==> flow/design.v <==
module i2c_master #(
 parameter [15:0]  p_DIV = 16'd500
) (
 input                           i_rst_n
,input                           i_local_clk
,input                           i_start
,input         [8:0]             i_req_num
,input         [7:0]             i_device_addr
,input         [7:0]             i_reg_addr
,input         [7:0]             i_wr_data
,output reg                      o_wr_done
,output reg    [7:0]             o_rd_data
,output                          o_rd_valid
,output                          o_busy
,output        [7:0]             o_reg_addr
,output reg    [7:0]             o_ack_erro
,output reg                      o_erro_valid
,output                          o_scl
,input                           i_sda
,output                          o_sda
);
parameter        S_IDLE        = 4'h0     ;
parameter        S_START       = 4'h1     ;
parameter        S_DEV_ADDR    = 4'h2     ;
parameter        S_DEV_ACK     = 4'h3     ;
parameter        S_REG_ADDR    = 4'h4     ;
parameter        S_REG_ACK     = 4'h5     ;
parameter        S_WR_DATA     = 4'h6     ;
parameter        S_WR_DATA_ACK = 4'h7     ;
parameter        S_START2      = 4'h8     ;
parameter        S_DEV_ADDR_RD = 4'h9     ;
parameter        S_DEV_ACK_RD  = 4'ha     ;
parameter        S_RD_DATA     = 4'hb     ;
parameter        S_RD_DATA_ACK = 4'hc     ;
parameter        S_STOP        = 4'hd     ;
reg    [3:0]     r_cs                     ;
reg    [3:0]     r_ns                     ;
reg    [15:0]    r_div_cnt                ;
reg    [2:0]     r_bit_cnt                ;
reg    [8:0]     r_req_cnt                ;
reg    [7:0]     r_device_addr_temp       ;
reg    [7:0]     r_reg_addr_temp          ;
reg    [7:0]     r_device_addr            ;
reg    [7:0]     r_reg_addr_shift         ;
reg              r_scl                    ;
reg              r_sda                    ;
reg              r_scl_dly                ;
wire             w_scl_pos                ;
reg              r_scl_pos_dly            ;
reg    [3:0]     ri_sda                   ;
reg              r_sda_ack                ;
reg    [7:0]     r_rd_data                ;
reg              r_rd_valid               ;
reg    [7:0]     r_wr_data                ;
reg              r_wr_done                ;
wire             w_wr_rd                  ;
assign o_rd_valid  = r_rd_valid           ;
assign w_wr_rd     = r_device_addr_temp[0];
assign o_busy      = (r_cs != S_IDLE)     ;
assign o_reg_addr  = r_reg_addr_temp      ;
assign o_scl       = r_scl                ;
assign o_sda       = r_sda                ;
assign w_scl_pos   = ~r_scl_dly & r_scl   ;
always @(posedge i_local_clk or negedge i_rst_n) begin
	if(~i_rst_n)
		ri_sda <= 'd0;
	else
		ri_sda <= {ri_sda[2:0],i_sda};
end
always @(posedge i_local_clk or negedge i_rst_n) begin
	if(~i_rst_n)
		r_div_cnt <= 'd0;
	else if(r_ns == S_IDLE)
		r_div_cnt <= 'd0;
	else if(r_div_cnt == p_DIV-1)
		r_div_cnt <= 'd0;
	else
		r_div_cnt <= r_div_cnt+1;
end
always @(posedge i_local_clk or negedge i_rst_n) begin
	if(~i_rst_n)
		r_bit_cnt <= 'd0;
	else case(r_cs)
		S_DEV_ADDR,S_REG_ADDR,S_WR_DATA,S_DEV_ADDR_RD,S_RD_DATA:
			if(r_div_cnt == p_DIV-1)
				r_bit_cnt <= r_bit_cnt+1;
			else;
		default:r_bit_cnt <= 'd0;
	endcase
end
always @(posedge i_local_clk or negedge i_rst_n) begin
	if(~i_rst_n)
		r_req_cnt <= 'd0;
	else case(r_cs)
		S_IDLE:
			if(i_start)
				r_req_cnt <= 'd0;
		S_RD_DATA,S_WR_DATA:
			if(r_bit_cnt >= 8-1 && r_div_cnt == p_DIV-1)
				r_req_cnt <= r_req_cnt + 1;
		default:r_req_cnt <= r_req_cnt;
	endcase
end
always @(posedge i_local_clk or negedge i_rst_n) begin
	if(~i_rst_n) begin
		r_device_addr_temp <= 'd0;
		r_reg_addr_temp    <= 'd0;
	end else case(r_cs)
		S_IDLE:
			if(i_start) begin
				r_device_addr_temp <= i_device_addr;
				r_reg_addr_temp    <= i_reg_addr;
			end else ;
		S_WR_DATA_ACK:
			if(r_scl_pos_dly && ~r_sda_ack)
				r_reg_addr_temp    <= r_reg_addr_temp + 1;
			else ;
		S_RD_DATA_ACK:
			if(r_div_cnt == p_DIV[15:1]-1)
				r_reg_addr_temp    <= r_reg_addr_temp + 1;
			else ;
		default: begin
			r_device_addr_temp <= r_device_addr_temp;
			r_reg_addr_temp    <= r_reg_addr_temp;
		end
	endcase
end
always @(posedge i_local_clk or negedge i_rst_n) begin
	if(~i_rst_n)
		r_device_addr <= 'd0;
	else if(r_cs==S_START)
		r_device_addr <= {r_device_addr_temp[7:1],1'b0};
	else if(r_cs==S_START2)
		r_device_addr <= r_device_addr_temp;
	else if((r_cs==S_DEV_ADDR) || (r_cs==S_DEV_ADDR_RD))
		if(r_div_cnt == p_DIV[15:2]-1)
			r_device_addr <= {r_device_addr[6:0],1'b0};
		else ;
	else ;
end
always @(posedge i_local_clk or negedge i_rst_n) begin
	if(~i_rst_n)
		r_reg_addr_shift <= 'd0;
	else if(r_cs==S_START || r_cs==S_WR_DATA_ACK || r_cs==S_RD_DATA_ACK)
		r_reg_addr_shift <= r_reg_addr_temp;
	else if(r_cs==S_REG_ADDR)
		if(r_div_cnt == p_DIV[15:2]-1)
			r_reg_addr_shift <= {r_reg_addr_shift[6:0],1'b0};
		else ;
	else ;
end
always @(posedge i_local_clk or negedge i_rst_n) begin
	if(~i_rst_n)
		r_wr_data <= 'd0;
	else case(r_cs)
		S_REG_ACK,S_WR_DATA_ACK:
			r_wr_data <= i_wr_data;
		S_WR_DATA:
			if(r_div_cnt == p_DIV[15:2]-1)
				r_wr_data <= {r_wr_data[6:0],1'b0};
			else ;
		default:r_wr_data <= 'd0;
	endcase
end
always @(posedge i_local_clk or negedge i_rst_n) begin
	if(~i_rst_n)
		o_wr_done <= 'd0;
	else if(r_cs == S_WR_DATA_ACK && (r_div_cnt == p_DIV[15:1]+p_DIV[15:2]-1) && ~r_sda_ack)
		o_wr_done <= 'd1;
	else
		o_wr_done <= 'd0;
end
always @(posedge i_local_clk or negedge i_rst_n) begin
	if(~i_rst_n)
		r_sda_ack <= 'd1;
	else case(r_cs)
		S_DEV_ACK,S_REG_ACK,S_WR_DATA_ACK,S_DEV_ACK_RD:
			if(w_scl_pos)
				r_sda_ack <= ri_sda[3];
			else ;
		default:r_sda_ack <= 'd1;
	endcase
end
always @(posedge i_local_clk or negedge i_rst_n) begin
	if(~i_rst_n)
		r_rd_data <= 'd0;
	else if(r_ns == S_RD_DATA && r_div_cnt == p_DIV[15:1]-1)
		r_rd_data <= {r_rd_data[6:0],ri_sda[3]};
	else ;
end
always @(posedge i_local_clk or negedge i_rst_n) begin
	if(~i_rst_n)
		o_rd_data <= 'd0;
	else if(r_cs == S_RD_DATA && r_bit_cnt >= 8-1 && r_div_cnt == p_DIV-1)
		o_rd_data <= r_rd_data;
	else ;
end
always @(posedge i_local_clk or negedge i_rst_n) begin
	if(~i_rst_n)
		r_rd_valid <= 'd0;
	else if(r_cs == S_RD_DATA && r_bit_cnt >= 8-1 && r_div_cnt == p_DIV-1)
		r_rd_valid <= 'd1;
	else
		r_rd_valid <= 'd0;
end
always @(posedge i_local_clk or negedge i_rst_n) begin
	if(~i_rst_n) begin
		o_ack_erro   <= 'h0;
		o_erro_valid <= 'd0;
	end else case(r_cs)
		S_DEV_ACK:
			if(r_div_cnt == p_DIV-1 && r_sda_ack) begin
				o_ack_erro   <= 'h1;
				o_erro_valid <= 'd1;
			end else begin
				o_ack_erro   <= 'h0;
				o_erro_valid <= 'd0;
			end
		S_REG_ACK:
			if(r_div_cnt == p_DIV-1 && r_sda_ack) begin
				o_ack_erro   <= 'h2;
				o_erro_valid <= 'd1;
			end else begin
				o_ack_erro   <= 'h0;
				o_erro_valid <= 'd0;
			end
		S_WR_DATA_ACK:
			if(r_div_cnt == p_DIV-1 && r_sda_ack) begin
				o_ack_erro   <= 'h4;
				o_erro_valid <= 'd1;
			end else begin
				o_ack_erro   <= 'h0;
				o_erro_valid <= 'd0;
			end
		S_DEV_ACK_RD:
			if(r_div_cnt == p_DIV-1 && r_sda_ack) begin
				o_ack_erro   <= 'h8;
				o_erro_valid <= 'd1;
			end else begin
				o_ack_erro   <= 'h0;
				o_erro_valid <= 'd0;
			end
		default: begin
			o_ack_erro   <= 'd0;
			o_erro_valid <= 'd0;
		end
	endcase
end
always @(posedge i_local_clk or negedge i_rst_n) begin
	if(~i_rst_n) begin
		r_scl <= 'd1;
		r_sda <= 'd1;
	end else case(r_cs)
		S_IDLE: begin
			r_scl <= 'd1;
			r_sda <= 'd1;
		end
		S_START: begin
			if(r_div_cnt <= p_DIV[15:2]-1)
				r_sda <= 'd1;
			else
				r_sda <= 'd0;
			if(r_div_cnt <= p_DIV[15:1]-1)
				r_scl <= 'd1;
			else
				r_scl <= 'd0;
		end
		S_DEV_ADDR: begin
			if(r_div_cnt <= p_DIV[15:1]-1)
				r_scl <= 0;
			else
				r_scl <= 1;
			if(r_div_cnt == p_DIV[15:2]-1)
				r_sda <= r_device_addr[7];
			else ;
		end
		S_DEV_ACK: begin
			if(r_div_cnt <= p_DIV[15:1]-1)
				r_scl <= 0;
			else
				r_scl <= 1;
			if(r_div_cnt == p_DIV[15:2]-1)
				r_sda <= 1;
			else ;
		end
		S_REG_ADDR: begin
			if(r_div_cnt <= p_DIV[15:1]-1)
				r_scl <= 0;
			else
				r_scl <= 1;
			if(r_div_cnt == p_DIV[15:2]-1)
				r_sda <= r_reg_addr_shift[7];
			else ;
		end
		S_REG_ACK: begin
			if(r_div_cnt <= p_DIV[15:1]-1)
				r_scl <= 0;
			else
				r_scl <= 1;
			if(r_div_cnt == p_DIV[15:2]-1)
				r_sda <= 1;
			else ;
		end
		S_WR_DATA: begin
			if(r_div_cnt <= p_DIV[15:1]-1)
				r_scl <= 0;
			else
				r_scl <= 1;
			if(r_div_cnt == p_DIV[15:2]-1)
				r_sda <= r_wr_data[7];
			else ;
		end
		S_WR_DATA_ACK: begin
			if(r_div_cnt <= p_DIV[15:1]-1)
				r_scl <= 0;
			else
				r_scl <= 1;
			if(r_div_cnt == p_DIV[15:2]-1)
				r_sda <= 1;
			else ;
		end
		S_START2: begin
			if(r_div_cnt <= p_DIV[15:2]-1)
				r_sda <= 'd1;
			else
				r_sda <= 'd0;
			if(r_div_cnt <= p_DIV[15:1]-1)
				r_scl <= 'd1;
			else
				r_scl <= 'd0;
		end
		S_DEV_ADDR_RD: begin
			if(r_div_cnt <= p_DIV[15:1]-1)
				r_scl <= 0;
			else
				r_scl <= 1;
			if(r_div_cnt == p_DIV[15:2]-1)
				r_sda <= r_device_addr[7];
			else ;
		end
		S_DEV_ACK_RD: begin
			if(r_div_cnt <= p_DIV[15:1]-1)
				r_scl <= 0;
			else
				r_scl <= 1;
			if(r_div_cnt == p_DIV[15:2]-1)
				r_sda <= 1;
			else ;
		end
		S_RD_DATA: begin
			if(r_div_cnt <= p_DIV[15:1]-1)
				r_scl <= 0;
			else
				r_scl <= 1;
			if(r_div_cnt == p_DIV[15:2]-1)
				r_sda <= 1;
			else ;
		end
		S_RD_DATA_ACK: begin
			if(r_div_cnt <= p_DIV[15:1]-1)
				r_scl <= 0;
			else
				r_scl <= 1;
			if(r_div_cnt == p_DIV[15:2]-1)
				if(i_req_num == r_req_cnt)
					r_sda <= 1;
				else
					r_sda <= 0;
			else ;
		end
		S_STOP: begin
			if(r_div_cnt == p_DIV[15:2]-1)
				r_sda <= 'd0;
			else if(r_div_cnt == p_DIV[15:1]+p_DIV[15:2]-1)
				r_sda <= 'd1;
			else ;
			if(r_div_cnt <= p_DIV[15:1]-1)
				r_scl <= 'd0;
			else
				r_scl <= 'd1;
		end
		default: begin
			r_scl <= 1;
			r_sda <= 1;
		end
	endcase
end
always @(posedge i_local_clk or negedge i_rst_n) begin
	if(~i_rst_n)
		r_scl_dly <= 'd0;
	else
		r_scl_dly <= r_scl;
end
always @(posedge i_local_clk or negedge i_rst_n) begin
	if(~i_rst_n)
		r_scl_pos_dly <= 'd0;
	else
		r_scl_pos_dly <= w_scl_pos;
end
always @(posedge i_local_clk or negedge i_rst_n) begin
	if(~i_rst_n)
		r_cs <= S_IDLE;
	else
		r_cs <= r_ns;
end
always @(*) begin
	if(~i_rst_n)
		r_ns = S_IDLE;
	else case(r_cs)
		S_IDLE:
			if(i_start)
				r_ns = S_START;
			else
				r_ns = S_IDLE;
		S_START:
			if(r_div_cnt == p_DIV-1)
				r_ns = S_DEV_ADDR;
			else
				r_ns = S_START;
		S_DEV_ADDR:
			if(r_bit_cnt >= 8-1 && r_div_cnt == p_DIV-1)
				r_ns = S_DEV_ACK;
			else
				r_ns = S_DEV_ADDR;
		S_DEV_ACK:
			if(r_div_cnt == p_DIV-1 && r_sda_ack)
				r_ns = S_STOP;
			else if(r_div_cnt == p_DIV-1 && ~r_sda_ack)
				r_ns = S_REG_ADDR;
			else
				r_ns = S_DEV_ACK;
		S_REG_ADDR:
			if(r_bit_cnt >= 8-1 && r_div_cnt == p_DIV-1)
				r_ns = S_REG_ACK;
			else
				r_ns = S_REG_ADDR;
		S_REG_ACK:
			if(r_div_cnt == p_DIV-1 && r_sda_ack)
				r_ns = S_STOP;
			else if(r_div_cnt == p_DIV-1 && ~r_sda_ack)
				if(~w_wr_rd)
					r_ns = S_WR_DATA;
				else
					r_ns = S_START2;
			else
				r_ns = S_REG_ACK;
		S_WR_DATA:
			if(r_bit_cnt >= 8-1 && r_div_cnt == p_DIV-1)
				r_ns = S_WR_DATA_ACK;
			else
				r_ns = S_WR_DATA;
		S_WR_DATA_ACK:
			if(r_div_cnt == p_DIV-1)
				if(r_sda_ack)
					r_ns = S_STOP;
				else if(i_req_num == r_req_cnt)
					r_ns = S_STOP;
				else
					r_ns = S_WR_DATA;
			else
				r_ns = S_WR_DATA_ACK;
		S_START2:
			if(r_div_cnt == p_DIV-1)
				r_ns = S_DEV_ADDR_RD;
			else
				r_ns = S_START2;
		S_DEV_ADDR_RD:
			if(r_bit_cnt >= 8-1 && r_div_cnt == p_DIV-1)
				r_ns = S_DEV_ACK_RD;
			else
				r_ns = S_DEV_ADDR_RD;
		S_DEV_ACK_RD:
			if(r_div_cnt == p_DIV-1 && r_sda_ack)
				r_ns = S_STOP;
			else if(r_div_cnt == p_DIV-1 && ~r_sda_ack)
				r_ns = S_RD_DATA;
			else
				r_ns = S_DEV_ACK_RD;
		S_RD_DATA:
			if(r_bit_cnt >= 8-1 && r_div_cnt == p_DIV-1)
				r_ns = S_RD_DATA_ACK;
			else
				r_ns = S_RD_DATA;
		S_RD_DATA_ACK:
			if(r_div_cnt == p_DIV-1)
				if(i_req_num == r_req_cnt)
					r_ns = S_STOP;
				else
					r_ns = S_RD_DATA;
			else
				r_ns = S_RD_DATA_ACK;
		S_STOP:
			if(r_div_cnt == p_DIV-1)
				r_ns = S_IDLE;
			else
				r_ns = S_STOP;
		default:
			r_ns = S_IDLE;
	endcase
end
endmodule
## Step by step through the tools: i2c_master

The steps from the RTL of i2c_master to its reports follow in flow order.
Line numbers count from 1 in the design file above.
Cell names lack the library's common part.
The mark n/a stands for no value.

| design | value |
|---|---|
| design top | i2c_master |
| clock port | i_local_clk |
| cell library | sky130hd |
| timing corner | tt_025C_1v80 |

## Elaborated design

Source: Yosys, flattened and elaborated, memories not mapped. Widths are those after wreduce. Registers that Yosys merges into a memory's read port (data or address) are not register bits. Print and check cells do not count.

| operators by class | value |
|---|---|
| add/sub/neg operators | 4 |
| $lt $le $gt $ge | 3 |
| equality and inequality tests | 31 |
| multiplexer cells | 67 |
| bitwise logic cells | 3 |
| reduce/logical cells | 35 |

Operator list:

| operator | count |
|---|---|
| 2-to-1 mux 8 bit | 11 |
| parallel mux 4 bit (select 14 bit) | 1 |
| 2-to-1 mux 4 bit | 10 |
| == test 16 x 9 -> 1 bit (second input constant) | 2 |
| parallel mux 8 bit (select 4 bit) | 1 |
| 2-to-1 mux 16 bit | 2 |
| == test 4 bit (second input constant) | 7 |
| parallel mux 8 bit (select 3 bit) | 1 |
| 2-to-1 mux 1 bit | 24 |
| 2-to-1 mux 3 bit | 8 |
| inequality test 2 bit (second input constant) | 9 |
| parallel mux 9 bit (select 2 bit) | 1 |
| 2-to-1 mux 9 bit | 2 |
| adder 16 x 1 -> 16 bit (second input constant) | 1 |
| less-or-equal comparator 16 x 7 -> 1 bit (second input constant) | 1 |
| == test 16 x 7 -> 1 bit (second input constant) | 1 |
| less-or-equal comparator 16 x 8 -> 1 bit (second input constant) | 1 |
| == test 16 x 8 -> 1 bit (second input constant) | 1 |
| == test 4 x 3 -> 1 bit (second input constant) | 4 |
| parallel mux 8 bit (select 2 bit) | 1 |
| OR reduction 11 bit | 1 |
| OR reduction 5 bit | 2 |
| logical AND 1 bit | 9 |
| nonzero test 3 bit | 3 |
| adder 9 x 1 -> 9 bit (second input constant) | 1 |
| == test 9 bit | 1 |
| OR reduction 2 bit | 4 |
| == test 4 x 2 -> 1 bit (second input constant) | 2 |

Not listed: further kinds 20, cells in them 31.

| bit counts | value |
|---|---|
| flip-flop bits (word level) | 108 |
| output and inout port bits | 30 |

## Depth

Depth = most cells in a row (Yosys ltp): at word level without a register or memory, in the mapped netlist without a sequential cell, where the memories' decode and read muxes count.

| depth | value |
|---|---|
| depth in word-level cells | 8 |
| ABC_AREA | 0 |
| depth in mapped cells | 11 |
| gate-level depth less buffers | 9 |

## Netlist

The flow's flattened synthesis, as Yosys stat reports it; memories are mapped. The netlist is that of the ABC_AREA named above (0 if unset); the other value can give another one.
Totals and module areas in this step are rounded.

| mapped netlist | value |
|---|---|
| cell count | 583 |
| synthesis area | 0.00542 mm2 |
| flip-flops | 104 |

Cells by type:

| cell | count | total area (um2) |
|---|---|---|
| dfrtp_1 | 101 | 2.53E+03 |
| nand2_1 | 93 | 349.085 |
| nor2_1 | 73 | 274.013 |
| a21oi_1 | 43 | 215.206 |
| mux2i_1 | 16 | 160.154 |
| xnor2_1 | 18 | 157.651 |
| o21ai_0 | 27 | 135.13 |
| xor2_1 | 14 | 122.618 |
| nand3_1 | 24 | 120.115 |
| mux2_2 | 9 | 101.347 |
| ha_1 | 8 | 100.096 |
| nor3_1 | 17 | 85.082 |
| dfstp_2 | 3 | 78.826 |
| clkbuf_1 | 16 | 60.058 |
| nand4_1 | 9 | 56.304 |
| and3_1 | 8 | 50.048 |
| buf_6 | 4 | 45.043 |
| inv_1 | 11 | 41.29 |

Not listed: further types 52, cells in them 89.

## Worst setup path after synthesis

Source: OpenSTA report_checks on the synthesized netlist (no wires, ideal clock, input and output delay 20% of the period each), path of least setup slack; recovery checks are left aside. Register names are those of the netlist, which keeps one name where synthesis merged equal registers.

| timing path post-synthesis | value |
|---|---|
| kind | register to register |
| start | register r_div_cnt[0] |
| end | register r_div_cnt[0] |
| clock period | 4.47 ns |
| library setup time | 0.133 ns |
| launch time at the first pin | 0.000 ns |
| arrival | 2.633 ns |
| data required time | 4.337 ns |
| path slack | 1.704 ns |
| path delay | 2.766 ns |
| driving pins on the path | 12 |
| synthesis period reached | 2.766 ns |

"path delay" is the arrival time less input delay plus setup time.
"driving pins on the path": output pins that drive a net of the path, with the launching flip-flop's if there is one; two outputs of one cell count as two.
"synthesis period reached" = period - worst setup slack (recovery checks aside). The figure is calculated, with input and output delays left at 20% of the set period.
Between the ends stands the longest chain of elaborated cells between them, by number of cells; it is not shown to be the way that was timed. Of several equally long chains one is given.
Each line given opens the expression or statement behind the cell; cells for indexed reads and writes are added by Yosys, which also makes memories of some case tables.
A register here has more assigning lines than the two given.

| on the way, post-synthesis | value |
|---|---|
| cells stage by stage | dfrtp_1 -> ha_1 -> buf_2 -> and4b_1 -> and4_1 -> buf_6 -> o211ai_2 -> a31oi_1 -> a2111o_1 -> o41ai_4 -> buf_6 -> nor3_2 |
| cells in the longest elaborated chain | 8 |
| elaborated cells on any way between the ends | 26 |

RTL lines, path post-synthesis:

| item | RTL line | source |
|---|---|---|
| from (decl) | 38 | `reg    [15:0]    r_div_cnt                ;` |
| from (assign) | 72 | `r_div_cnt <= 'd0;` |
| from (assign) | 78 | `r_div_cnt <= r_div_cnt+1;` |
| == test 16 x 9 -> 1 bit | 475 | `else if(r_div_cnt == p_DIV-1 && ~r_sda_ack)` |
| logical AND 1 bit | 475 |  |
| 2-to-1 mux 1 bit | 475 |  |
| 2-to-1 mux 3 bit | 473 | `if(r_div_cnt == p_DIV-1 && r_sda_ack)` |
| parallel mux 4 bit (select 14 bit) | 409 | `else case(r_cs)` |
| 2-to-1 mux 4 bit | 407 | `if(~i_rst_n)` |
| logical NOT 4 bit | 73 | `else if(r_ns == S_IDLE)` |
| 2-to-1 mux 16 bit | 73 |  |
| to (assign) | 72 |  |
| to (assign) | 78 |  |
| to (decl) | 38 |  |

==> results <==
module i2c_master, platform sky130hd, 2 stored runs of the flow under differing settings, order arbitrary. Input and output delays are each 20% of the period that was set; the output load is 0.01 pF.

#### Job 1

| setting | value |
|---|---|
| period_ns | `2.46` |
| CORE_UTILIZATION | `57` |
| SETUP_SLACK_MARGIN | `0.01` |
| CORE_MARGIN | `7` |
| CELL_PAD_IN_SITES_DETAIL_PLACEMENT | `1` |
| TNS_END_PERCENT | `10` |
| CTS_CLUSTER_DIAMETER | `61` |
| CAP_MARGIN | `20` |
| SLEW_MARGIN | `20` |

No final report: clock tree synthesis broke off with DPL-0033.

#### Job 2

| setting | value |
|---|---|
| period_ns | `3.7` |
| CORE_UTILIZATION | `44` |
| SETUP_SLACK_MARGIN | `-0.23` |
| PLACE_DENSITY_LB_ADDON | `0.14` |
| CELL_PAD_IN_SITES_GLOBAL_PLACEMENT | `3` |
| MAX_ROUTING_LAYER | `met5` |
| CAP_MARGIN | `20` |
| CORE_MARGIN | `2` |
| SLEW_MARGIN | `20` |

No final report: placement broke off with FLW-0024.
