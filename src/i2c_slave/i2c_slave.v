==> flow/design.v <==
module i2c_slave(
 input			       i_sclk
,input  		       i_rst_n
,input         [7:0]   i_device_addr
,output reg 	       o_wr_de
,output        [7:0]   o_wr_addr
,output        [7:0]   o_wr_data
,output reg            o_wr_done
,output reg    [8:0]   o_wr_length
,output        [7:0]   o_rd_addr
,input         [7:0]   i_rd_data
,output reg            o_rd_de
,input			       i_scl
,input			       i_sda
,output			       o_sda
);
localparam   S_IDLE         = 'h0;
localparam   S_START        = 'h1;
localparam   S_DEV_ADDR     = 'h2;
localparam   S_DEV_ACK      = 'h3;
localparam   S_REG_ADDR     = 'h4;
localparam   S_REG_ACK      = 'h5;
localparam   S_WR_DATA      = 'h6;
localparam   S_WR_DATA_ACK  = 'h7;
localparam   S_RD_DATA      = 'h8;
localparam   S_RD_DATA_ACK  = 'h9;
localparam   S_STOP         = 'ha;
reg  [4:0]   r_cs                ;
reg  [4:0]   r_ns                ;
reg  [3:0]   r_scl            ;
reg  [3:0]   r_sda            ;
reg          ro_sda           ;
wire         w_sda_pos        ;
wire         w_sda_neg        ;
wire         w_scl_pos        ;
wire         w_scl_neg        ;
reg  [5:0]   r_scl_pos        ;
reg  [5:0]   r_scl_neg        ;
wire         w_bus_start      ;
wire         w_bus_stop       ;
reg  [7:0]   r_device_addr    ;
reg  [7:0]   r_bit_cnt        ;
reg  [7:0]	r_wr_data_shift   ;
reg  [7:0]	r_wr_data		  ;
reg  [7:0]	r_wr_addr		  ;
reg  [7:0]	r_start_wr_addr   ;
reg  [8:0]	r_wr_length       ;
reg         r_rd_de           ;
reg  [7:0]  r_rd_addr         ;
reg  [7:0]  r_rd_data         ;
reg         r_check_ack       ;
reg         r_bus_wr_rd       ;
reg  [19:0] r_scl_low_freq_cnt;
reg  [19:0] r_scl_low_freq    ;
reg  [19:0] ro_sda_en_cnt     ;
reg         ro_sda_en         ;
reg  [19:0] r_scl_hight_freq_cnt;
reg  [19:0] r_scl_hight_freq    ;
reg  [29:0] r_scl_idle_cnt      ;
reg         r_scl_idle_en       ;
assign o_sda       = ro_sda     ;
assign o_rd_addr   = r_rd_addr  ;
assign o_wr_data   = r_wr_data  ;
assign o_wr_addr   = r_wr_addr  ;
assign w_sda_pos   = ~r_sda[3] & r_sda[2];
assign w_sda_neg   = r_sda[3] & ~r_sda[2];
assign w_scl_pos   = ~r_scl[3] & r_scl[2];
assign w_scl_neg   = r_scl[3] & ~r_scl[2];
assign w_bus_start = w_sda_neg & r_scl[3];
assign w_bus_stop  = w_sda_pos & r_scl[3];
always @(posedge i_sclk or negedge i_rst_n) begin	
	if(~i_rst_n) begin
		r_sda <= 'd0;
		r_scl <= 'd0;
	end
	else begin
		r_sda <= {r_sda[2:0],i_sda};
		r_scl <= {r_scl[2:0],i_scl};
	end
end
always @(posedge i_sclk or negedge i_rst_n) begin	
	if(~i_rst_n) begin
		r_scl_pos <= 'd0;
		r_scl_neg <= 'd0;
	end
	else begin
		r_scl_pos <= {r_scl_pos[4:0], w_scl_pos};
		r_scl_neg <= {r_scl_neg[4:0], w_scl_neg};
	end
end
always @(posedge i_sclk or negedge i_rst_n) begin	
	if(~i_rst_n)
		r_device_addr <= 'd0;
	else if(w_bus_start)
		r_device_addr <= i_device_addr;
	else ;
end
always @(posedge i_sclk or negedge i_rst_n) begin	
	if(~i_rst_n)
		r_bit_cnt <= 'd0;
	else case(r_ns)
		S_DEV_ADDR,S_REG_ADDR,S_WR_DATA,S_RD_DATA:
			if(w_scl_pos)
				r_bit_cnt <= r_bit_cnt + 'd1;
			else ;
		default:r_bit_cnt <= 'd0;
	endcase
end
always @(posedge i_sclk or negedge i_rst_n) begin	
	if(~i_rst_n)
		o_rd_de <= 'd0;
	else if((r_ns==S_DEV_ACK) && w_scl_pos && r_bus_wr_rd)
		o_rd_de <= 'd1;
	else if((r_ns==S_RD_DATA_ACK) && w_scl_pos && r_bus_wr_rd)
		o_rd_de <= 'd1;
	else
		o_rd_de <= 'd0;
end
always @(posedge i_sclk or negedge i_rst_n) begin	
	if(~i_rst_n)
		r_rd_de <= 'd0;
	else
		r_rd_de <= o_rd_de;
end
always @(posedge i_sclk or negedge i_rst_n) begin	
	if(~i_rst_n)
		o_wr_de <= 'd0;
	else if(r_cs==S_WR_DATA && r_bit_cnt=='d8 && w_scl_neg)
		o_wr_de <= 'd1;
	else
		o_wr_de <= 'd0;
end
always @(posedge i_sclk or negedge i_rst_n) begin
	if(~i_rst_n)
		r_bus_wr_rd <= 1'b0;
	else if(r_ns==S_DEV_ADDR && r_bit_cnt=='d7 && w_scl_pos)
		r_bus_wr_rd <= r_sda[3];
	else ;
end
always @(posedge i_sclk or negedge i_rst_n) begin
	if(~i_rst_n)
		r_wr_addr <= 1'b0;
	else if(r_cs==S_REG_ADDR && r_bit_cnt=='d8 && w_scl_neg)
		r_wr_addr <= r_wr_data_shift;
	else if(r_cs==S_WR_DATA_ACK && w_scl_pos)
		r_wr_addr <= r_wr_addr + 1;
	else ;
end
always @(posedge i_sclk or negedge i_rst_n) begin
	if(~i_rst_n)
		r_start_wr_addr <= 1'b0;
	else if(r_cs==S_REG_ADDR && r_bit_cnt=='d8 && w_scl_neg)
		r_start_wr_addr <= r_wr_data_shift;
	else ;
end
always @(posedge i_sclk or negedge i_rst_n) begin
	if(~i_rst_n)
		r_rd_addr <= 1'b0;
	else if(r_cs==S_REG_ADDR && r_bit_cnt=='d8 && w_scl_neg)
		r_rd_addr <= r_wr_data_shift;
	else if(r_cs==S_RD_DATA_ACK && w_scl_pos)
		r_rd_addr <= r_rd_addr + 1;
	else ;
end
always @(posedge i_sclk or negedge i_rst_n) begin
	if(~i_rst_n)
		r_wr_data <= 1'b0;
	else if(r_cs==S_WR_DATA && r_bit_cnt=='d8 && w_scl_neg)
		r_wr_data <= r_wr_data_shift;
	else ;
end
always @(posedge i_sclk or negedge i_rst_n) begin
	if(~i_rst_n)
		r_wr_length <= 'd0;
	else if(r_cs==S_WR_DATA_ACK && ~r_bus_wr_rd && w_scl_pos)
		r_wr_length <= 1 + r_wr_addr - r_start_wr_addr;
	else ;
end
always @(posedge i_sclk or negedge i_rst_n) begin
	if(~i_rst_n) begin
		o_wr_done   <= 'd0;
		o_wr_length <= 'd0;
	end
	else if(~r_bus_wr_rd && w_bus_stop) begin
		o_wr_done   <= 'd1;
		o_wr_length <= r_wr_length;
	end
	else begin
		o_wr_done   <= 'd0;
		o_wr_length <= 'd0;
	end
end
always @(posedge i_sclk or negedge i_rst_n) begin	
	if(~i_rst_n)
		r_wr_data_shift <= 'd0;
	else if(w_scl_pos)
		r_wr_data_shift <= {r_wr_data_shift[6:0],r_sda[3]};
	else;
end
always @(posedge i_sclk or negedge i_rst_n) begin	
	if(~i_rst_n)
		r_rd_data <= 'd0;
	else if(r_rd_de)
		r_rd_data <= i_rd_data;
	else if(r_ns == S_RD_DATA && w_scl_pos)
		r_rd_data <= {r_rd_data[6:0],1'b0};
	else ;
end
always @(posedge i_sclk or negedge i_rst_n) begin	
	if(~i_rst_n)
		r_check_ack <= 'd0;
	else if(r_cs == S_RD_DATA_ACK && w_scl_pos)
		if(~r_sda[3])
			r_check_ack <= 1'b1;
		else
			r_check_ack <= 1'b0;
	else if(r_cs == S_RD_DATA_ACK && w_scl_neg)
		r_check_ack <= 1'b0;
	else ;
end
always @(posedge i_sclk or negedge i_rst_n) begin	
	if(~i_rst_n)
		ro_sda <= 1'b1;
	else if(r_ns == S_IDLE)
		ro_sda <= 1'b1;
	else if(r_scl_idle_en)
		ro_sda <= 1'b1;
	else if(r_ns == S_DEV_ACK)
		if(ro_sda_en)
			ro_sda <= 1'b0;
		else
			ro_sda <= ro_sda;
	else if(r_ns == S_REG_ACK)
		if(ro_sda_en)
			ro_sda <= 1'b0;
		else
			ro_sda <= ro_sda;	
	else if(r_ns == S_RD_DATA)
		if(ro_sda_en)
			ro_sda <= r_rd_data[7];
		else
			ro_sda <= ro_sda;
	else if(r_ns == S_WR_DATA_ACK)
		if(ro_sda_en)
			ro_sda <= 1'b0;
		else
			ro_sda <= ro_sda;
	else
		if(ro_sda_en) 
			ro_sda <= 1'b1;
		else
			ro_sda <= ro_sda;
end
always @(posedge i_sclk or negedge i_rst_n) begin	
	if(~i_rst_n)
		r_scl_low_freq_cnt <= 'd0;
	else if(r_ns==S_DEV_ADDR && r_bit_cnt=='d1 && w_scl_neg)
		r_scl_low_freq_cnt <= 'd0;
	else
		r_scl_low_freq_cnt <= r_scl_low_freq_cnt + 1'd1;
end
always @(posedge i_sclk or negedge i_rst_n) begin	
	if(~i_rst_n)
		r_scl_low_freq <= 'd0;
	else if(r_ns==S_DEV_ADDR && r_bit_cnt=='d1 && w_scl_pos)
		r_scl_low_freq <= r_scl_low_freq_cnt;
	else ;
end
always @(posedge i_sclk or negedge i_rst_n) begin	
	if(~i_rst_n)
		ro_sda_en_cnt <= 'd0;
	else if(r_ns != S_IDLE && r_scl_low_freq > 0)
		if(ro_sda_en_cnt == r_scl_low_freq)
			ro_sda_en_cnt <= 0;
		else if(r_scl[3])
			ro_sda_en_cnt <= 0;
		else
			ro_sda_en_cnt <= ro_sda_en_cnt + 1'b1;
	else
		ro_sda_en_cnt <= 0;
end
always @(posedge i_sclk or negedge i_rst_n) begin	
	if(~i_rst_n)
		ro_sda_en <= 0;
	else if(|r_scl_low_freq)
		if(ro_sda_en_cnt == r_scl_low_freq[19:1])
			ro_sda_en <= 1;
		else
			ro_sda_en <= 0;
	else
		ro_sda_en <= 0;
end
always @(posedge i_sclk or negedge i_rst_n) begin	
	if(~i_rst_n)
		r_scl_hight_freq_cnt <= 'd0;
	else if(r_ns==S_DEV_ADDR && r_bit_cnt=='d1 && w_scl_pos)
		r_scl_hight_freq_cnt <= 'd0;
	else if(w_scl_pos || w_scl_neg)
		r_scl_hight_freq_cnt <= 'd0;
	else
		r_scl_hight_freq_cnt <= r_scl_hight_freq_cnt + 1'd1;
end
always @(posedge i_sclk or negedge i_rst_n) begin	
	if(~i_rst_n)
		r_scl_hight_freq <= 'd0;
	else if(r_ns == S_IDLE)
		r_scl_hight_freq <= 'd0;
	else if(r_ns==S_DEV_ADDR && r_bit_cnt=='d2 && w_scl_neg)
		r_scl_hight_freq <= r_scl_hight_freq_cnt;
	else ;
end
always @(posedge i_sclk or negedge i_rst_n) begin	
	if(~i_rst_n)
		r_scl_idle_cnt <= 'd0;
	else if(r_ns != S_IDLE && r_scl_hight_freq > 0)
		if(r_scl_idle_cnt > r_scl_hight_freq + r_scl_hight_freq[19:1]) 
			r_scl_idle_cnt <= 0;
		else if(~r_scl[3])
			r_scl_idle_cnt <= 0;
		else
			r_scl_idle_cnt <= r_scl_idle_cnt + 1'b1;
	else
		r_scl_idle_cnt <= 0;
end
always @(posedge i_sclk or negedge i_rst_n) begin	
	if(~i_rst_n)
		r_scl_idle_en <= 0;
	else if(r_scl_idle_cnt > r_scl_hight_freq + r_scl_hight_freq[19:2])
		r_scl_idle_en <= 1;
	else
		r_scl_idle_en <= 0;
end
always @(posedge i_sclk or negedge i_rst_n) begin
	if(~i_rst_n)
		r_cs <= S_IDLE;
	else if(r_scl_idle_en)
		r_cs <= S_IDLE;
	else
		r_cs <= r_ns;
end
always @(*) begin
	if(~i_rst_n)
		r_ns = S_IDLE;
	else case(r_cs)
		S_IDLE:
			if(w_bus_start)
				r_ns = S_START;
			else
				r_ns = S_IDLE;
		S_START:
			if(w_bus_start)
				r_ns = S_START;
			else if(w_bus_stop)
				r_ns = S_IDLE;
			else if(w_scl_neg)
				r_ns = S_DEV_ADDR;
			else
				r_ns = S_START;
		S_DEV_ADDR:
			if(w_bus_start)
				r_ns = S_START;
			else if(w_bus_stop)
				r_ns = S_IDLE;
			else if(r_bit_cnt == 'd8 && w_scl_neg)
				if(r_wr_data_shift[7:1] == r_device_addr[7:1])
					r_ns = S_DEV_ACK;
				else
					r_ns = S_IDLE;
			else
				r_ns = S_DEV_ADDR;
		S_DEV_ACK:
			if(w_bus_start)
				r_ns = S_START;
			else if(w_bus_stop)
				r_ns = S_IDLE;
			else if(r_bus_wr_rd && w_scl_neg)
				r_ns = S_RD_DATA;
			else if(~r_bus_wr_rd && w_scl_neg)
				r_ns = S_REG_ADDR;
			else
				r_ns = S_DEV_ACK;
		S_REG_ADDR:
			if(w_bus_start)
				r_ns = S_START;
			else if(w_bus_stop)
				r_ns = S_IDLE;
			else if(r_bit_cnt=='d8 && w_scl_neg)
				r_ns = S_REG_ACK;
			else
				r_ns = S_REG_ADDR;
		S_REG_ACK:
			if(w_bus_start)
				r_ns = S_START;
			else if(w_bus_stop)
				r_ns = S_IDLE;
			else if(w_scl_neg)
				r_ns = S_WR_DATA;
			else
				r_ns = S_REG_ACK;
		S_WR_DATA:
			if(w_bus_start)
				r_ns = S_START;
			else if(w_bus_stop)
				r_ns = S_IDLE;
			else if(r_bit_cnt=='d8 && w_scl_neg)
				r_ns = S_WR_DATA_ACK;
			else
				r_ns = S_WR_DATA;
		S_WR_DATA_ACK:
			if(w_bus_start)
				r_ns = S_START;
			else if(w_bus_stop)
				r_ns = S_IDLE;
			else if(w_scl_neg)
				r_ns = S_WR_DATA;
			else
				r_ns = S_WR_DATA_ACK;
		S_RD_DATA:
			if(w_bus_start)
				r_ns = S_START;
			else if(w_bus_stop)
				r_ns = S_IDLE;
			else if(~r_bus_wr_rd && w_scl_neg)
				r_ns = S_IDLE;
			else if(r_bit_cnt=='d8 && w_scl_neg)
				r_ns = S_RD_DATA_ACK;
			else
				r_ns = S_RD_DATA;
		S_RD_DATA_ACK:
			if(w_bus_start)
				r_ns = S_START;
			else if(w_bus_stop)
				r_ns = S_IDLE;
			else if(w_scl_neg)
				if(r_check_ack)
					r_ns = S_RD_DATA;
				else
					r_ns = S_STOP;
			else
				r_ns = S_RD_DATA_ACK;
		S_STOP:
			if(w_bus_start)
				r_ns = S_START;
			else if(w_bus_stop)
				r_ns = S_IDLE;
			else
				r_ns = S_STOP;
		default:
			if(w_bus_start)
				r_ns = S_START;
			else if(w_bus_stop)
				r_ns = S_IDLE;
			else
				r_ns = S_IDLE;
	endcase
end
endmodule
Tool chain data of i2c_slave

What the tools print for i2c_slave, step after step.
Lines are those of the file above, counted from 1.
Operators: Yosys type, input widths -> output width; for muxes data width and select width s.
A cell with - has no value.

Top module: i2c_slave
Clock: i_sclk
Standard-cell library: sky130hd
Timing corner: tt_025C_1v80

Word-level counts

Yosys after proc, flatten, opt, wreduce and memory -nomap, before mapping. Memory bits, and registers merged into a memory's read port (data or address), are not among the register bits. Print and check cells are not counted.

Bits in registers: 233
Memory bits (read-only): 0
Memories kept: 0
Bits in latches: 0
Bits in writable memories: 0
Word-level cells: 196
Clocked read ports x word width: 0
Bits of input ports: 20
Output and inout port bits: 37

Bitwise operators: 11
$mul: 0
Shifts and indexed selects: 0
Div/mod/pow operators: 0
$lt $le $gt $ge: 4
Add/subtract/negate cells: 11
Reductions and logical operators: 39
Eq/ne operators: 27
Muxes and demuxes: 76

Operators with widths:

| kind                  | number |
| $mux 20               | 8 |
| $mux 30               | 3 |
| $mux 8                | 8 |
| $add 20x1->20 const B | 3 |
| $gt 30x21->1          | 2 |
| $mux 4                | 12 |
| $gt 20x1->1 const B   | 2 |
| $pmux 4 s10           | 1 |
| $add 30x1->30 const B | 1 |
| $logic_and 1x1->1     | 27 |
| $mux 3                | 9 |
| $eq 4x3->1 const B    | 6 |
| $add 8x1->8 const B   | 3 |
| $mux 1                | 24 |
| $add 20x18->21        | 1 |
| $add 20x19->21        | 1 |
| $eq 20x19->1          | 1 |
| $eq 20x20->1          | 1 |
| $reduce_or 20->1      | 1 |
| $mux 2                | 10 |
| $eq 4x4->1 const B    | 4 |
| $eq 4x2->1 const B    | 3 |
| $reduce_bool 2->1     | 5 |
| $eq 5x3->1 const B    | 2 |
| $add 1x8->9 const A   | 1 |
| $sub 9x8->9           | 1 |
| $mux 9                | 1 |
| $eq 8x1->1 const B    | 1 |

Not listed: further kinds 17, cells in them 26.

Logic depth

Longest topological path by Yosys (ltp), each cell counted once; first at word level (registers and memories cut), then after technology mapping (sequential cells cut; the memories' decode and read muxes count).

Depth in word-level cells: 16
ABC_AREA: 0
Mapped depth: 20
Depth with buffers taken out: 19

Netlist

Source: synth_stat.txt of the flow (Yosys; design flattened, memories mapped). It holds for the ABC_AREA given above (unset counts as 0); a run with the other value may have another netlist.
The area totals of this step are shown rounded.

Buffers: 36
Cell count: 1371
Flip-flop cells: 238
Synthesis area: 13700 um^2
Sequential part of the area: 5960 um^2

Cell types:

| cell type                | number | area in all (um^2) |
| sky130_fd_sc_hd__dfrtp_1 | 237    | 5.93E+03 |
| sky130_fd_sc_hd__ha_1    | 118    | 1.48E+03 |
| sky130_fd_sc_hd__xor2_1  | 97     | 849.565 |
| sky130_fd_sc_hd__xnor2_1 | 84     | 735.706 |
| sky130_fd_sc_hd__mux2_2  | 46     | 517.997 |
| sky130_fd_sc_hd__nor2_1  | 130    | 487.968 |
| sky130_fd_sc_hd__nand2_1 | 113    | 424.157 |
| sky130_fd_sc_hd__a21oi_1 | 66     | 330.317 |
| sky130_fd_sc_hd__nand3_1 | 53     | 265.254 |
| sky130_fd_sc_hd__inv_1   | 64     | 240.23 |
| sky130_fd_sc_hd__nor3_1  | 39     | 195.187 |
| sky130_fd_sc_hd__nand4_1 | 31     | 193.936 |
| sky130_fd_sc_hd__a22o_1  | 21     | 183.926 |
| sky130_fd_sc_hd__o21ai_0 | 36     | 180.173 |
| sky130_fd_sc_hd__a21o_1  | 20     | 150.144 |
| sky130_fd_sc_hd__and3_1  | 23     | 143.888 |
| sky130_fd_sc_hd__nor4_1  | 20     | 125.12 |
| sky130_fd_sc_hd__mux2i_1 | 10     | 100.096 |

Other cell types: 49; their cells: 163.

Path before layout

Source: OpenSTA report_checks on the synthesized netlist (no wires, ideal clock, input and output delay 20% of the period each), path of least setup slack; recovery checks are left aside. Register names are those of the netlist, which keeps one name where synthesis merged equal registers.

Path kind: register -> register
Start point: reg r_scl_hight_freq[1]
End point: reg r_scl_idle_cnt[10]
Driving pins on the path: 20
Time at the first pin: 0 ps
Buffers on the path: 1
Path delay: 4117 ps
Data required time: 4764 ps
Period: 4900 ps
Setup slack: 783 ps
Data arrival time: 3981 ps
Library setup time: 136 ps
Period reached after synthesis: 4117 ps

"path delay" = arrival - input delay + setup time.
"driving pins on the path" counts driving pins, that of a launching flip-flop among them; a cell with two outputs on the path counts twice.
"period reached after synthesis" is the clock period less the worst setup slack; recovery checks do not enter. This is arithmetic on one report: input and output delays are still those of the set period (20% each).
Between the ends stands the longest chain of elaborated cells between them, by number of cells; it is not shown to be the way that was timed. Of several equally long chains one is given.
Each line given opens the expression or statement behind the cell; cells for indexed reads and writes are added by Yosys, which also makes memories of some case tables.
At most two assigning lines are given for a register; there are more.

Cell sequence: sky130_fd_sc_hd__dfrtp_1 sky130_fd_sc_hd__ha_1 sky130_fd_sc_hd__inv_1 sky130_fd_sc_hd__fa_1 sky130_fd_sc_hd__nor2b_1 sky130_fd_sc_hd__o31a_1 sky130_fd_sc_hd__nor4_1 sky130_fd_sc_hd__o41ai_1 sky130_fd_sc_hd__a21o_1 sky130_fd_sc_hd__a21oi_1 sky130_fd_sc_hd__xor2_1 sky130_fd_sc_hd__ha_1 sky130_fd_sc_hd__nand4_1 sky130_fd_sc_hd__nor2_1 sky130_fd_sc_hd__nand2_1 sky130_fd_sc_hd__o21bai_1 sky130_fd_sc_hd__a41o_1 sky130_fd_sc_hd__a41oi_1 sky130_fd_sc_hd__clkbuf_1 sky130_fd_sc_hd__nor3_1
Length of the longest elaborated chain: 4
Elaborated cells between the ends (all ways): 6
Source lines of those cells: 2
Classes of those cells: add/sub (1); compare (2); mux (2); reduce/logical (1)

RTL lines, path post-synthesis:

| item            | line | source |
| start, declared | 58   | `reg  [19:0] r_scl_hight_freq    ;` |
| start, assigned | 305  | `r_scl_hight_freq <= 'd0;` |
| start, assigned | 309  | `r_scl_hight_freq <= r_scl_hight_freq_cnt;` |
| $add 20x19->21  | 316  | `if(r_scl_idle_cnt > r_scl_hight_freq + r_scl_hight_freq[19:1])` |
| $gt 30x21->1    | 316  |  |
| $mux 30         | 316  |  |
| $mux 30         | 315  | `else if(r_ns != S_IDLE && r_scl_hight_freq > 0)` |
| end, assigned   | 314  | `r_scl_idle_cnt <= 'd0;` |
| end, assigned   | 321  | `r_scl_idle_cnt <= r_scl_idle_cnt + 1'b1;` |
| end, declared   | 59   | `reg  [29:0] r_scl_idle_cnt      ;` |

Timing after layout

Path of least setup slack in the final report of stored run 1 (OpenROAD, finished layout, wires in). Where an end is a register, its clock arrival counts in the times.
The path's times are printed in steps of 10 ps; the period is the one set.

Path kind: register -> register
Start point: reg r_scl_hight_freq[1]
End point: reg r_scl_idle_cnt[4]
Buffers on the path: 2
Data required time: 5830 ps
Period: 5370 ps
Setup slack: 890 ps
Time at the first pin: 550 ps
Library setup time: 90 ps
Data arrival time: 4940 ps
Driving pins on the path: 21

Between the ends stands the longest chain of elaborated cells between them, by number of cells; it is not shown to be the way that was timed. Of several equally long chains one is given.
At most two assigning lines are given for a register; there are more.

Cell sequence: sky130_fd_sc_hd__dfrtp_1 sky130_fd_sc_hd__ha_1 sky130_fd_sc_hd__inv_1 sky130_fd_sc_hd__fa_1 sky130_fd_sc_hd__nor2b_1 sky130_fd_sc_hd__o31a_1 sky130_fd_sc_hd__nor4_1 sky130_fd_sc_hd__o41ai_1 sky130_fd_sc_hd__buf_4 sky130_fd_sc_hd__a221o_1 sky130_fd_sc_hd__a211oi_1 sky130_fd_sc_hd__o21ai_0 sky130_fd_sc_hd__a21oi_1 sky130_fd_sc_hd__ha_1 sky130_fd_sc_hd__nand4b_1 sky130_fd_sc_hd__nor4_1 sky130_fd_sc_hd__a21oi_1 sky130_fd_sc_hd__nor2_1 sky130_fd_sc_hd__a41oi_2 sky130_fd_sc_hd__buf_4 sky130_fd_sc_hd__nor3_1
Length of the longest elaborated chain: 4
Elaborated cells between the ends (all ways): 6
Source lines of those cells: 2
Classes of those cells: add/sub (1); compare (2); mux (2); reduce/logical (1)

RTL lines, path post-layout:

| item            | line | source |
| start, declared | 58   | `reg  [19:0] r_scl_hight_freq    ;` |
| start, assigned | 305  | `r_scl_hight_freq <= 'd0;` |
| start, assigned | 309  | `r_scl_hight_freq <= r_scl_hight_freq_cnt;` |
| $add 20x19->21  | 316  | `if(r_scl_idle_cnt > r_scl_hight_freq + r_scl_hight_freq[19:1])` |
| $gt 30x21->1    | 316  |  |
| $mux 30         | 316  |  |
| $mux 30         | 315  | `else if(r_ns != S_IDLE && r_scl_hight_freq > 0)` |
| end, assigned   | 314  | `r_scl_idle_cnt <= 'd0;` |
| end, assigned   | 321  | `r_scl_idle_cnt <= r_scl_idle_cnt + 1'b1;` |
| end, declared   | 59   | `reg  [29:0] r_scl_idle_cnt      ;` |

Add stored flow runs of i2c_slave

Measured results for i2c_slave: 2 stored runs of the Yosys and OpenROAD flow on sky130hd. The settings differ; the order carries no meaning. The constraints put input and output delay at 20% of the set period each and load the outputs with 0.01 pF.
"reached clock period" means the clock period less the worst setup slack. The figure is calculated, with input and output delays left at 20% of the set period.
Measured values are rounded.
Settings: - = not set for that run.

| setting or result                                        | stored run 1 | stored run 2 |
| period_ns                                                | 5.37         | 5.76         |
| CAP_MARGIN                                               | 20           | 5            |
| CORE_MARGIN                                              | 2            | 2            |
| CORE_UTILIZATION                                         | 40           | 41           |
| SLEW_MARGIN                                              | 20           | 40           |
| SETUP_SLACK_MARGIN                                       | -            | -0.21        |
| PLACE_DENSITY_LB_ADDON                                   | -            | 0.16         |
| CELL_PAD_IN_SITES_GLOBAL_PLACEMENT                       | -            | 2            |
| CELL_PAD_IN_SITES_DETAIL_PLACEMENT                       | -            | 1            |
| MIN_ROUTING_LAYER                                        | -            | met1         |
| area of the die (um^2)                                   | 35800        | 35000        |
| reached clock period (ps)                                | 4482         | 4686         |
| area of the standard cells in the finished layout (um^2) | 15700        | 15700        |
| worst setup slack after layout (ps)                      | 888          | 1070         |
| total negative setup slack (ps)                          | 0            | 0            |
| netlist area reported by Yosys (um^2)                    | 13700        | 13700        |
| post-route worst hold slack (ps)                         | 347          | 357          |
